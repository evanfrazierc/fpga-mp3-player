==> flow/design.v <==
`timescale 1ns / 1ps
module record_audio(
    input clk,
    input reset,
    input enb,
    input audio_rdy,
    input set_track,
    input[2:0] track_id,
    output reg write_enb,
    output reg mem_full,
    output reg[25:0] mem_addr
    );
reg[25:0] max_addr;
parameter write =           1'b0;
parameter write_disable =   1'b1;
reg state = write;
always@ (posedge clk) begin
    if (reset) begin
        write_enb <= 1'b0;
        mem_full <= 1'b0;
        max_addr <= 0;
        mem_addr <= 0;
        state <= write;
    end else if (enb) begin
        if (set_track) begin
            case (track_id)
                3'b000: begin
                    mem_addr <= 0;
                    max_addr <= 26843544;
                end
                3'b001: begin
                    mem_addr <= 26843545;
                    max_addr <= 53687089;
                end
                3'b010: begin
                    mem_addr <= 53687090;
                    max_addr <= 80530634;
                end
                3'b011: begin
                    mem_addr <= 80530635;
                    max_addr <= 107374179;
                end
                3'b100: begin
                    mem_addr <= 107374180;
                    max_addr <= 134217725;
                end
            endcase
        end else if (mem_addr < max_addr) begin
            mem_full <= 1'b0;
            case (state)
                write: begin
                    if (audio_rdy) begin
                        write_enb <= 1'b1;
                        mem_addr <= mem_addr + 1'b1;
                        state <= write_disable;
                    end
                end
                write_disable: begin
                    write_enb <= 1'b0;
                    state <= write;
                end
            endcase
        end else if (mem_addr == max_addr) begin
            mem_full <= 1'b1;   
        end
    end else begin
        write_enb <= 1'b0;
        mem_full <= 1'b0;
        max_addr <= 0;
        mem_addr <= 0;
        state <= write;
    end
end
endmodule
* From RTL to reports: record_audio
What the tools print for record_audio, step after step.
Line numbers count from 1 in the design file above.
Library cell names are shortened.
A cell with -- has no value.
- Design top :: record_audio
- Clock :: clk
- Cell library :: sky130hd
- Corner :: tt_025C_1v80

* After elaboration
Source: Yosys, flattened and elaborated, memories not mapped. Widths are those after wreduce. Registers that Yosys merges into a memory's read port (data or address) are not register bits. Print and check cells do not count. Equal cells are merged and count once.
- Flip-flop bits (word level) :: 55
- Input port bits :: 8
- Cells after elaboration :: 41
- Add/subtract/negate cells :: 1
- Order comparisons :: 1
- Equal/unequal tests :: 8
- Mux-type cells :: 12
- Bitwise gates (word level) :: 3
- Reduce/logical cells :: 11
** Operators by type and width (number)
- case mux 26 bit (select 5 bit) :: 2
- two-way mux 26 bit :: 4
- adder 26 x 1 -> 26 bit (second input constant) :: 1
- less-than comparator 26 bit :: 1
- == test 26 bit :: 1
- AND reduction 2 bit :: 3
- nonzero test 2 bit :: 3
- == test 3 x 2 -> 1 bit (second input constant) :: 2
- != test 6 x 1 -> 1 bit (second input constant) :: 1
- nonzero test 5 bit :: 1
- two-way mux 1 bit :: 5
- != test 2 bit (second input constant) :: 2
- AND reduction 4 bit :: 1
- NOT 1 bit :: 3
- == test 3 x 1 -> 1 bit (second input constant) :: 1
- == test 3 bit (second input constant) :: 1
- zero test 3 bit :: 1
- AND reduction 3 bit :: 1
- OR reduction 2 bit :: 1
- case mux 1 bit (select 2 bit) :: 1

* Depth
Depth = most cells in a row (Yosys ltp): at word level without a register or memory, in the mapped netlist without a sequential cell, where the memories' decode and read muxes count.
- Depth after elaboration :: 5
- ABC_AREA :: 0
- Depth in mapped cells :: 11

* Synthesis result
Source: synth_stat.txt of the flow (Yosys; design flattened, memories mapped). It holds for the ABC_AREA given above (unset counts as 0); a run with the other value may have another netlist.
Totals and module areas in this step are rounded.
- Mapped cells :: 322
- Chip area (Yosys) :: 2570 um^2
- Sequential area :: 701 um^2
- Mapped flip-flops :: 35
- Buffer cells :: 20
** Cell types
- dfxtp_1 :: number 35, total area 700.672 um^2
- ha_1 :: number 27, total area 337.824 um^2
- nand2_1 :: number 38, total area 142.637 um^2
- o21ai_0 :: number 28, total area 140.134 um^2
- a21oi_1 :: number 19, total area 95.091 um^2
- nand3_1 :: number 16, total area 80.077 um^2
- nor2_1 :: number 19, total area 71.318 um^2
- a22o_1 :: number 8, total area 70.067 um^2
- o31ai_1 :: number 8, total area 60.058 um^2
- inv_1 :: number 15, total area 56.304 um^2
- o211ai_1 :: number 7, total area 52.55 um^2
- clkbuf_1 :: number 13, total area 48.797 um^2
- buf_6 :: number 4, total area 45.043 um^2
- and3_1 :: number 7, total area 43.792 um^2
- nand4_1 :: number 7, total area 43.792 um^2
- o41ai_1 :: number 5, total area 43.792 um^2
- a32o_1 :: number 4, total area 40.038 um^2
- o211a_1 :: number 4, total area 40.038 um^2
Not listed: further types 36, cells in them 58.

* Timing after synthesis
Path of least setup slack by OpenSTA after synthesis, without wires, with an ideal clock, recovery checks aside; 20% of the period is set as input and as output delay. Where synthesis merged equal registers, the netlist keeps one of their names.
- Kind :: register -> register
- From :: register max_addr[21]
- To :: register mem_addr[6]
- Clock period :: 4.46 ns
- Launch time at the first pin :: 0.000 ns
- Arrival time :: 2.485 ns
- Required time :: 4.343 ns
- Path slack :: 1.857 ns
- Delay of the path :: 2.602 ns
- Stages on the path :: 11
- Period reached after synthesis :: 2.603 ns
"delay of the path" is the arrival time less input delay plus setup time.
"stages on the path": output pins that drive a net of the path, with the launching flip-flop's if there is one; two outputs of one cell count as two.
"period reached after synthesis" is the clock period less the worst setup slack; recovery checks do not enter. This is arithmetic on one report: input and output delays are still those of the set period (20% each).
Between the ends stands the longest chain of elaborated cells between them, by number of cells; it is not shown to be the way that was timed. Of several equally long chains one is given.
A line is the first line of the expression or statement that the cell stems from. Yosys adds cells for indexed reads and writes and turns some case tables into memories.
A register here has more assigning lines than the two given.
- Path through :: dfxtp_1 inv_1 ha_1 nand4_1 or4_4 nor3_4 a211oi_2 a31o_4 and2_4 buf_6 a32o_1
- Length of the longest elaborated chain :: 3
- Elaborated cells on any way between the ends :: 5
- Source lines of those cells :: 2
** RTL lines, path post-synthesis
- from (decl) :: RTL line 13 : reg[25:0] max_addr;
- from (assign) :: RTL line 21 : max_addr <= 0;
- from (assign) :: RTL line 29 : max_addr <= 26843544;
- less-than comparator 26 bit :: RTL line 48 : end else if (mem_addr < max_addr) begin
- two-way mux 26 bit :: RTL line 48
- two-way mux 26 bit :: RTL line 25 : if (set_track) begin
- to (assign) :: RTL line 22 : mem_addr <= 0;
- to (assign) :: RTL line 54 : mem_addr <= mem_addr + 1'b1;
- to (decl) :: RTL line 11 : output reg[25:0] mem_addr

* Timing after layout
Path of least setup slack in the final report of flow run 1 (OpenROAD, finished layout, wires in). Where an end is a register, its clock arrival counts in the times.
- Kind :: input -> register
- From :: input port set_track
- To :: register mem_addr[4]
- Clock period :: 5.19 ns
- Launch time at the first pin :: 1.04 ns
- Arrival time :: 3.47 ns
- Required time :: 5.37 ns
- Path slack :: 1.90 ns
- Stages on the path :: 6
Between the ends stands the longest chain of elaborated cells between them, by number of cells; it is not shown to be the way that was timed. Of several equally long chains one is given.
A register here has more assigning lines than the two given.
- Path through :: clkdlybuf4s50_1 inv_1 nor2_1 a31o_4 o21ai_0 a32o_1
- Length of the longest elaborated chain :: 2
- Elaborated cells on any way between the ends :: 6
- Source lines of those cells :: 1
** RTL lines, path post-layout
- from (decl) :: RTL line 7 : input set_track,
- != test 6 x 1 -> 1 bit
- AND reduction 4 bit
- to (assign) :: RTL line 22 : mem_addr <= 0;
- to (assign) :: RTL line 54 : mem_addr <= mem_addr + 1'b1;
- to (decl) :: RTL line 11 : output reg[25:0] mem_addr

record_audio through Yosys and OpenROAD on sky130hd: 2 stored runs, unordered, with their settings and measured results. The constraints put input and output delay at 20% of the set period each and load the outputs with 0.01 pF.
"achieved clock period": clock period set for the run, less the worst setup slack. It is reckoned from that one timing run; input and output delays stay at 20% of the period that was set.
"worst setup path time" is the time allowed to the run's worst setup path (the clock period less input and output delay, where it has them) less its slack. Clock arrival times count: a late capture clock shortens it, a late launch clock lengthens it.
"power" is the tool's figure for a default switching activity; nothing was simulated.
The results are shown rounded.

** Flow run 1
- Settings :: period_ns=5.19; CORE_UTILIZATION=19; SETUP_SLACK_MARGIN=-0.38; PLACE_DENSITY_LB_ADDON=0.1; CELL_PAD_IN_SITES_GLOBAL_PLACEMENT=1; CELL_PAD_IN_SITES_DETAIL_PLACEMENT=2; TNS_END_PERCENT=80; CAP_MARGIN=40; SLEW_MARGIN=30; MAX_ROUTING_LAYER=met5; CORE_MARGIN=2
- Netlist area reported by Yosys :: 2570 um^2
- Overall die area :: 14500 um^2
- Standard-cell area of the final layout :: 3220 um^2
- Final utilization :: 24.3%
- Setup slack of the worst path :: 1.90 ns
- Setup TNS :: 0.000 ns
- Worst hold slack :: 0.473 ns
- Power :: 762 µW
- Achieved clock period :: 3.293 ns
- Worst setup path time :: 2.25 ns
- Kind of the worst setup path :: input -> register

** Flow run 2
- Settings :: period_ns=2.63; CORE_UTILIZATION=29; SETUP_SLACK_MARGIN=0.62; PLACE_DENSITY_LB_ADDON=0.14; CORE_ASPECT_RATIO=1.35; TNS_END_PERCENT=40; ABC_AREA=1; CAP_MARGIN=40; MIN_ROUTING_LAYER=met2; CORE_MARGIN=2; SLEW_MARGIN=20
- Netlist area reported by Yosys :: 3040 um^2
- Overall die area :: 11300 um^2
- Standard-cell area of the final layout :: 4200 um^2
- Final utilization :: 41.1%
- Setup slack of the worst path :: 0.592 ns
- Setup TNS :: 0.000 ns
- Worst hold slack :: 0.471 ns
- Power :: 2070 µW
- Achieved clock period :: 2.038 ns
- Worst setup path time :: 2.04 ns
- Kind of the worst setup path :: register -> register
